==> flow/design.v <==
module test_fpga(
    input  sys_clock,
    input  BTN,
    output LD0,
    output LD1,
    output LD2,
    output LD3,
    input  i0a,
    input  i0b,
    input  i1a,
    input  i1b,
    input  i2a,
    input  i2b,
    input  i3a,
    input  i3b,
    output o0,
    output o1,
    output o2,
    output o3    
);
detection_block dt0(
    .a(i0a),
    .b(i0b),
    .ld(LD0),
    .o(o0),
    .clr(BTN),
    .clk(sys_clock)
);
detection_block dt1(
    .a(i1a),
    .b(i1b),
    .ld(LD1),
    .o(o1),
    .clr(BTN),
    .clk(sys_clock)
);
detection_block dt2(
    .a(i2a),
    .b(i2b),
    .ld(LD2),
    .o(o2),
    .clr(BTN),
    .clk(sys_clock)
);
detection_block dt3(
    .a(i3a),
    .b(i3b),
    .ld(LD3),
    .o(o3),
    .clr(BTN),
    .clk(sys_clock)
);
endmodule
module detection_block(
    input a,
    input b,
    output ld,
    output o,
    input clr,
    input clk
);
    wire ina, inb, inc;
    synchronizer syncA(
        .clk(clk),
        .din(a),
        .dout(ina)
    );
    synchronizer syncB(
        .clk(clk),
        .din(b),
        .dout(inb)
    );
    synchronizer syncC(
        .clk(clk),
        .din(clr),
        .dout(inc)
    );
    detector det(
        .clk(clk),
        .a(ina),
        .b(inb),
        .out(o)
    );
    flag flg(
        .clk(clk),
        .in(o),
        .out(ld),
        .clr(inc)
    );
endmodule
module detector(input a, input b, input clk, output out);
    wire ma, mb;
    monostable mA(.in(a), .out(ma), .clk(clk));
    monostable mB(.in(b), .out(mb), .clk(clk));
    monostable #(.SIZE(7), .TIMEOUT(100)) mO (.in(ma & mb), .out(out), .clk(clk));
endmodule 
module flag (
        input clk,
        input in,
        output reg out,
        input clr
    );
    wire pre_out;
    assign pre_out = (out == 1) ? 1 : in;
always@(posedge clk or posedge clr)
    begin
        if(clr == 1)
            begin
                out <= 0;
            end
        else
            begin
                out <= pre_out;
            end    
    end
endmodule
module monostable(input in, input clk, output out);
	parameter SIZE = 4;
	parameter TIMEOUT = 10;
  reg [SIZE-1:0] counter;
  reg [SIZE-1:0] pre_counter;
  assign out = (counter <= TIMEOUT) ? 1 : 0;
  always @(*)
    begin
      if (out)
        pre_counter = counter + 1;
      else
        pre_counter = counter;
    end
  always @(posedge clk or posedge in)
    begin
      if (in==1)
        counter <= 0;
      else
        counter <= pre_counter;
    end
endmodule
`timescale 1ns / 1ps
module synchronizer(
    input  clk,
    input  din,
    output dout
    );
    reg qi, qo;
    assign dout = qo;
    always @(posedge clk)
    begin
        qi <= din;
        qo <= qi;
    end
endmodule
== Tool chain data of test_fpga ==
What the tools print for test_fpga, step after step.
Line numbers count from 1 in the design file above.
Library cell names are shortened.
The mark -- stands for no value.

* Top module: test_fpga
* Clock: sys_clock
* Cell library: sky130hd
* Library corner: tt_025C_1v80

== After elaboration ==
Source: Yosys, flattened and elaborated, memories not mapped. Widths are those after wreduce; folded enables and synchronous resets count as part of the registers. Registers that Yosys merges into a memory's read port (data or address) are not register bits. Print and check cells do not count. Equal cells are merged and count once.

* $add $sub $neg: 12
* Bitwise gates (word level): 4
* $lt $le $gt $ge: 12
* Muxes and demuxes: 16

{| class="wikitable"
|+ Operator list
! cell !! number
|-
| 4-bit by 1-bit adder with 4-bit output with constant B || 8
|-
| 4-bit <= comparator with constant B || 8
|-
| 7-bit by 1-bit adder with 7-bit output with constant B || 4
|-
| 7-bit <= comparator with constant B || 4
|-
| 1-bit two-way mux || 16
|-
| 1-bit bitwise AND || 4
|}

* Cells after elaboration: 78
* Register bits after elaboration: 82
* Bits of input ports: 10
* Output and inout port bits: 8

== Logic depth ==
Yosys ltp: most cells in a row. Word level: on the elaborated netlist, between registers, memories and ports. Mapped: between sequential cells and ports; inverters and the memories' decode and read muxes count.

* Depth after elaboration: 3
* ABC_AREA: 0
* Gate-level depth with buffers: 5

== Mapped cells and area ==
Source: synth_stat.txt of the flow (Yosys; design flattened, memories mapped). It holds for the ABC_AREA given above (unset counts as 0); a run with the other value may have another netlist.

{| class="wikitable"
|+ Cells by type
! cell !! number !! area in all (um^2)
|-
| dfrtp_1 || 64 || 1.6E+03
|-
| dfxtp_1 || 18 || 360.346
|-
| ha_1 || 24 || 300.288
|-
| inv_1 || 44 || 165.158
|-
| xnor2_1 || 16 || 140.134
|-
| a31o_2 || 13 || 113.859
|-
| nand2b_1 || 14 || 87.584
|-
| nor2b_1 || 11 || 68.816
|-
| a21oi_4 || 4 || 65.062
|-
| o21ai_0 || 13 || 65.062
|-
| nand2_1 || 17 || 63.811
|-
| a21oi_1 || 12 || 60.058
|-
| o31ai_1 || 6 || 45.043
|-
| mux2i_1 || 4 || 40.038
|-
| o21ai_2 || 4 || 35.034
|-
| o22a_1 || 4 || 35.034
|-
| mux2_1 || 3 || 33.782
|-
| a21o_1 || 4 || 30.029
|}

Not listed: further types 19, cells in them 39.

* Chip area (Yosys): 3,603.5 um^2
* Cells in the netlist: 314
* Mapped flip-flops: 82
* Buffers: 0

The figures by module come from a second, unflattened synthesis with its own total; it is not the netlist above.

* Cells (unflattened synthesis): 340
* Area total of the unflattened synthesis: 3,963.8 um^2

Each row is one instance without its submodules.

{| class="wikitable"
|+ By module
! module !! sequential area (um^2) !! instances !! cells !! area (um^2)
|-
| monostable || 100.1 || 8 || 20 || 222.7
|-
| monostable || 175.2 || 4 || 35 || 384.1
|-
| synchronizer || 40.0 || 12 || 2 || 40.0
|-
| flag || 25.0 || 4 || 3 || 35.0
|-
| detector || 0.0 || 4 || 1 || 6.3
|-
| detection_block || 0.0 || 4 || 0 || 0.0
|-
| test_fpga || 0.0 || 1 || 0 || 0.0
|}

== Worst setup path after synthesis ==
Source: OpenSTA report_checks on the synthesized netlist (no wires, ideal clock, input and output delay 20% of the period each), path of least setup slack; recovery checks are left aside. Register names are those of the netlist, which keeps one name where synthesis merged equal registers.

* Path kind: flip-flop to flip-flop
* From: reg dt3.det.mO.counter[0]
* To: reg dt3.det.mO.counter[1]
* Path slack: -98 ps
* Library setup time: 128 ps
* Time at the first pin: 0 ps
* Delay of the path: 1,469 ps
* Stages: 6
* Arrival: 1,341 ps
* Path buffers: 0
* Period: 1,370 ps
* Synthesis period reached: 1,468 ps

"delay of the path" is the arrival time less input delay plus setup time.
"stages" counts driving pins, that of a launching flip-flop among them; a cell with two outputs on the path counts twice.
"synthesis period reached" = period - worst setup slack (recovery checks aside). The figure is calculated, with input and output delays left at 20% of the set period.
The rows between start and end are the longest chain of elaborated cells between them; the timing report does not say that the signal goes this way. Where chains are equally long, one stands for them.
A line is the first line of the expression or statement that the cell stems from. Yosys adds cells for indexed reads and writes and turns some case tables into memories.

* Cells stage by stage: dfrtp_1 -> inv_1 -> ha_1 -> nand2b_1 -> a21oi_4 -> mux2_1
* Length of the longest elaborated chain: 2

{| class="wikitable"
|+ RTL lines, path post-synthesis
! item !! RTL line !! source
|-
| from (decl) || 120 || <nowiki>reg [SIZE-1:0] counter;</nowiki>
|-
| from (assign) || 133 || <nowiki>counter <= 0;</nowiki>
|-
| from (assign) || 135 || <nowiki>counter <= pre_counter;</nowiki>
|-
| 7-bit <= comparator || 122 || <nowiki>assign out = (counter <= TIMEOUT) ? 1 : 0;</nowiki>
|-
| 1-bit two-way mux || 122 ||
|-
| to (assign) || 133 ||
|-
| to (assign) || 135 ||
|-
| to (decl) || 120 ||
|}

== Path in the finished layout ==
From the final timing report of job 1: the path of least setup slack in the routed layout; clock arrival at registers is part of the times.
The path's times are printed in steps of 10 ps; the period is the one set.

* Path kind: flip-flop to output port
* From: reg dt1.det.mO.counter[0]
* To: out o1
* Path slack: 130 ps
* Stages: 7
* Path buffers: 1
* Time at the first pin: 350 ps
* Arrival: 1,740 ps
* Period: 2,340 ps

The rows between start and end are the longest chain of elaborated cells between them; the timing report does not say that the signal goes this way. Where chains are equally long, one stands for them.

* Cells stage by stage: dfrtp_1 -> inv_1 -> ha_1 -> nand2b_1 -> a21oi_4 -> inv_1 -> dlygate4sd2_1
* Length of the longest elaborated chain: 2

{| class="wikitable"
|+ RTL lines, path post-layout
! item !! RTL line !! source
|-
| from (decl) || 120 || <nowiki>reg [SIZE-1:0] counter;</nowiki>
|-
| from (assign) || 133 || <nowiki>counter <= 0;</nowiki>
|-
| from (assign) || 135 || <nowiki>counter <= pre_counter;</nowiki>
|-
| 7-bit <= comparator || 122 || <nowiki>assign out = (counter <= TIMEOUT) ? 1 : 0;</nowiki>
|-
| 1-bit two-way mux || 122 ||
|-
| to (decl) || 17 || <nowiki>output o1,</nowiki>
|}

Memo
Re: implementation data of test_fpga

Measured data: module test_fpga, platform sky130hd, 2 stored runs of the flow under differing settings, order arbitrary. Input and output delays are each 20% of the period that was set; the output load is 0.01 pF.
"achieved clock period" is the run's clock period less its worst setup slack. It is reckoned from that one timing run; input and output delays stay at 20% of the period that was set.
By "power" is meant OpenSTA's value without simulated activity: inputs other than the clock are taken to toggle once in ten clock periods, and the tool carries that through the logic.

Job 1
==> flow/run.sh <==
#!/bin/bash
# the make line also repeats the synthesis and layout settings of config.mk as NAME=value (left out here)
make -C /OpenROAD-flow-scripts/flow DESIGN_CONFIG=/design/flow/config.mk WORK_HOME=/design/flow/orfs CLKGATE_MAP_FILE= finish
==> flow/config.mk <==
export PLATFORM = sky130hd
export DESIGN_NAME = test_fpga
export DESIGN_NICKNAME = test_fpga
export VERILOG_FILES = /design/flow/design.v
export SDC_FILE = /design/flow/constraint.sdc
export NUM_CORES = 4
export LEC_CHECK = 0
export CAP_MARGIN = 30
export CORE_MARGIN = 10
export CORE_UTILIZATION = 56
export CTS_CLUSTER_DIAMETER = 132
export GPL_ROUTABILITY_DRIVEN = 1
export MAX_ROUTING_LAYER = met4
export PLACE_DENSITY_LB_ADDON = 0.26
export SETUP_SLACK_MARGIN = -0.06
export SLEW_MARGIN = 20
export TNS_END_PERCENT = 35
==> flow/constraint.sdc <==
create_clock -name core_clock -period 2.34 [get_ports {sys_clock}]
set_input_delay 0.4680 -clock core_clock [delete_from_list [all_inputs] [get_ports {sys_clock}]]
set_output_delay 0.4680 -clock core_clock [all_outputs]
set_load 0.01 [all_outputs]

==> results of job 1 <==
chip area after synthesis (Yosys): 3,603.5 um^2
die area: 10,043.0 um^2
standard-cell area of the final layout: 4,106.4 um^2
utilization: 65.0%
worst setup slack after layout: 135 ps
power: 2,453 uW
achieved clock period: 2,205 ps

Job 2
==> flow/run.sh <==
#!/bin/bash
# the make line also repeats the synthesis and layout settings of config.mk as NAME=value (left out here)
make -C /OpenROAD-flow-scripts/flow DESIGN_CONFIG=/design/flow/config.mk WORK_HOME=/design/flow/orfs CLKGATE_MAP_FILE= finish
==> flow/config.mk <==
export PLATFORM = sky130hd
export DESIGN_NAME = test_fpga
export DESIGN_NICKNAME = test_fpga
export VERILOG_FILES = /design/flow/design.v
export SDC_FILE = /design/flow/constraint.sdc
export NUM_CORES = 4
export LEC_CHECK = 0
export CAP_MARGIN = 20
export CELL_PAD_IN_SITES_DETAIL_PLACEMENT = 0
export CELL_PAD_IN_SITES_GLOBAL_PLACEMENT = 2
export CORE_MARGIN = 2
export CORE_UTILIZATION = 34
export CTS_CLUSTER_SIZE = 94
export GPL_TIMING_DRIVEN = 0
export MAX_ROUTING_LAYER = met4
export MIN_ROUTING_LAYER = met1
export PLACE_DENSITY_LB_ADDON = 0.27
export SETUP_SLACK_MARGIN = 0.06
export SLEW_MARGIN = 20
export TNS_END_PERCENT = 15
==> flow/constraint.sdc <==
create_clock -name core_clock -period 1.13 [get_ports {sys_clock}]
set_input_delay 0.2260 -clock core_clock [delete_from_list [all_inputs] [get_ports {sys_clock}]]
set_output_delay 0.2260 -clock core_clock [all_outputs]
set_load 0.01 [all_outputs]

==> results of job 2 <==
chip area after synthesis (Yosys): 3,603.5 um^2
die area: 11,438.3 um^2
standard-cell area of the final layout: 4,703.3 um^2
utilization: 45.6%
worst setup slack after layout: -528 ps
power: 5,309 uW
achieved clock period: 1,658 ps
